==> flow/design.v <==
module address_register
    (
    input   i_load_transfer,
    input   i_assert_transfer,
    input   i_assert_address,
    input   i_inc,
    input   i_dec,
    inout wire [15:0] transfer_bus,
    output wire [15:0] address_bus,
    output reg [15:0] data
    );
    initial begin
        data = 16'b0000000000000000;
    end
    assign  transfer_bus = i_assert_transfer ? data : 16'bzzzzzzzzzzzzzzzz;
    assign  address_bus = i_assert_address? data : 16'bzzzzzzzzzzzzzzzz;
    always @(posedge i_load_transfer or posedge i_inc or posedge i_dec) begin
        if(i_load_transfer) begin
            data <= transfer_bus;
        end
        else if (i_inc) begin
            data <= data + 1;
        end
        else if (i_dec) begin
            data <= data - 1;
        end
    end
endmodule
## Reports on address_register

Tool output for the design above, in the order of the flow.
Line numbers count from 1 in the design file above.
Cell names lack the library's common part.
The mark n/a stands for no value.

| set-up | value |
|---|---|
| top module | address_register |
| clock | i_dec |
| library | sky130hd |
| library corner | tt_025C_1v80 |

## After elaboration

Counts by Yosys on the flattened word-level netlist (proc, flatten, opt, wreduce; memories kept). Register bits leave out memories and registers merged into their read ports (data or address); mux counts leave out enables and synchronous resets folded into registers. Print and check cells are left out. Cells with the same type and inputs are merged into one.

| cells by class | value |
|---|---|
| bitwise operators | 2 |
| add/sub/neg operators | 2 |
| mux-type cells | 6 |

Operators by type and width:

| kind | number |
|---|---|
| 16-bit two-way mux | 6 |
| 16-bit inverter | 2 |
| 16-bit by 1-bit adder with 16-bit output (second input constant) | 1 |
| 16-bit by 1-bit subtractor with 16-bit output (second input constant) | 1 |

| storage and ports | value |
|---|---|
| register bits after elaboration | 16 |
| bits of input ports | 5 |
| word-level cells | 11 |

## Depth

Depth = most cells in a row (Yosys ltp): at word level without a register or memory, in the mapped netlist without a sequential cell, where the memories' decode and read muxes count.

| logic depth | value |
|---|---|
| depth after elaboration | 4 |
| ABC_AREA | 1 |
| mapped depth | 10 |
| depth with buffers taken out | 9 |

## Synthesis result

The flow's flattened synthesis, as Yosys stat reports it; memories are mapped. The netlist is that of the ABC_AREA named above (0 if unset); the other value can give another one.
The area totals of this step are shown rounded.

| mapped netlist | value |
|---|---|
| sequential area | 520 um2 |
| buffer cells | 39 |
| chip area (Yosys) | 1900 um2 |
| cells in the netlist | 288 |
| mapped flip-flops | 16 |

Cell types:

| type | number | total area (um2) |
|---|---|---|
| dfbbp_1 | 16 | 520.499 |
| nand2_1 | 85 | 319.056 |
| buf_4 | 33 | 247.738 |
| inv_1 | 45 | 168.912 |
| xor2_1 | 12 | 105.101 |
| nand3_1 | 19 | 95.091 |
| nor2_1 | 21 | 78.826 |
| o21ai_0 | 10 | 50.048 |
| xnor2_1 | 4 | 35.034 |
| a21boi_1 | 4 | 30.029 |
| a22oi_1 | 4 | 30.029 |
| ha_1 | 2 | 25.024 |
| nand2_2 | 4 | 25.024 |
| nor3_1 | 5 | 25.024 |
| buf_2 | 3 | 15.014 |
| nand4_1 | 2 | 12.512 |
| nor2_2 | 2 | 12.512 |
| o22ai_1 | 2 | 12.512 |

Other cell types: 12; their cells: 15.

## Worst setup path after synthesis

OpenSTA on the mapped netlist: ideal clock, no wires. The path of least setup slack (recovery checks aside). Input and output delay are each 20% of the period. Register names are those of the netlist, which keeps one name where synthesis merged equal registers.

| timing path post-synthesis | value |
|---|---|
| path kind | register -> register |
| from | register (name not given) |
| to | register (name not given) |
| stages | 10 |
| data arrival time | 1.275 ns |
| path delay | 1.455 ns |
| setup slack | 0.255 ns |
| clock period | 1.71 ns |
| period reached after synthesis | 1.455 ns |

"path delay" is the arrival time less input delay plus setup time.
"stages" counts driving pins, that of a launching flip-flop among them; a cell with two outputs on the path counts twice.
"period reached after synthesis" = period - worst setup slack (recovery checks aside). The figure is calculated, with input and output delays left at 20% of the set period.

| between the ends, post-synthesis | value |
|---|---|
| path through | dfbbp_1 buf_6 nor2_1 nand2_1 nor3_2 nand2_2 inv_1 nand2_1 nand2_1 nand2_1 |

Chain of elaborated cells between the ends: none given.

## Worst path after layout

From the final timing report of entry A: the path of least setup slack in the routed layout; clock arrival at registers is part of the times.

| timing path after layout | value |
|---|---|
| path kind | register -> output |
| from | register (name not given) |
| to | output address_bus[0] |
| clock period | 2.05 ns |
| setup slack | 0.01 ns |
| data arrival time | 1.63 ns |
| stages | 2 |
| output delay | 0.41 ns |

| between the ends, after layout | value |
|---|---|
| path through | dfbbp_1 clkdlybuf4s50_1 |

Ends and longest elaborated chain, after layout:

| what | line | RTL |
|---|---|---|
| to (decl) | 9 | `output wire [15:0] address_bus,` |

Chain of elaborated cells between the ends: none given.

Lab notebook: address_register

Top module address_register; platform sky130hd; tools Yosys and OpenROAD; 2 stored runs in no particular order. Input and output delays are each 20% of the period that was set; the output load is 0.01 pF.
"clock period reached" = clock period - worst setup slack. The figure is calculated, with input and output delays left at 20% of the set period.
"time on the worst setup path": the worst setup path's part of the clock period (all of it between registers, 20% less for each end at a port) less its slack. A launch clock that arrives late makes it longer, a capture clock that arrives late makes it shorter.
"total power of the final layout" rests on the timing tool's default activity at the inputs, not on a simulated workload.
Results are given in rounded form.

#### Entry A

| setting | value |
|---|---|
| period_ns | `2.05` |
| CORE_UTILIZATION | `72` |
| HOLD_SLACK_MARGIN | `0.02` |
| CORE_ASPECT_RATIO | `1.1` |
| CELL_PAD_IN_SITES_DETAIL_PLACEMENT | `0` |
| ABC_AREA | `1` |
| CAP_MARGIN | `15` |
| MAX_ROUTING_LAYER | `met5` |
| CORE_MARGIN | `2` |
| SLEW_MARGIN | `20` |

| result | value |
|---|---|
| mapped cell area after synthesis | 1900 um2 |
| die footprint | 3100 um2 |
| standard-cell area after layout | 2200 um2 |
| utilization after routing | 88% |
| setup slack of the worst path | 0.014 ns |
| setup TNS | 0.000 ns |
| total power of the final layout | 1.5 mW |
| clock period reached | 2.036 ns |
| time on the worst setup path | 1.63 ns |
| worst setup path kind | register -> output |

#### Entry B

| setting | value |
|---|---|
| period_ns | `2.59` |
| CORE_UTILIZATION | `32` |
| PLACE_DENSITY | `0.77` |
| TNS_END_PERCENT | `75` |
| GPL_TIMING_DRIVEN | `1` |
| GPL_ROUTABILITY_DRIVEN | `1` |
| CTS_CLUSTER_SIZE | `17` |
| CAP_MARGIN | `35` |
| CORE_MARGIN | `2` |
| SLEW_MARGIN | `20` |

| result | value |
|---|---|
| mapped cell area after synthesis | 1900 um2 |
| die footprint | 6500 um2 |
| standard-cell area after layout | 2100 um2 |
| utilization after routing | 37% |
| setup slack of the worst path | 0.33 ns |
| setup TNS | 0.000 ns |
| total power of the final layout | 1.1 mW |
| clock period reached | 2.264 ns |
| time on the worst setup path | 1.75 ns |
| worst setup path kind | register -> output |
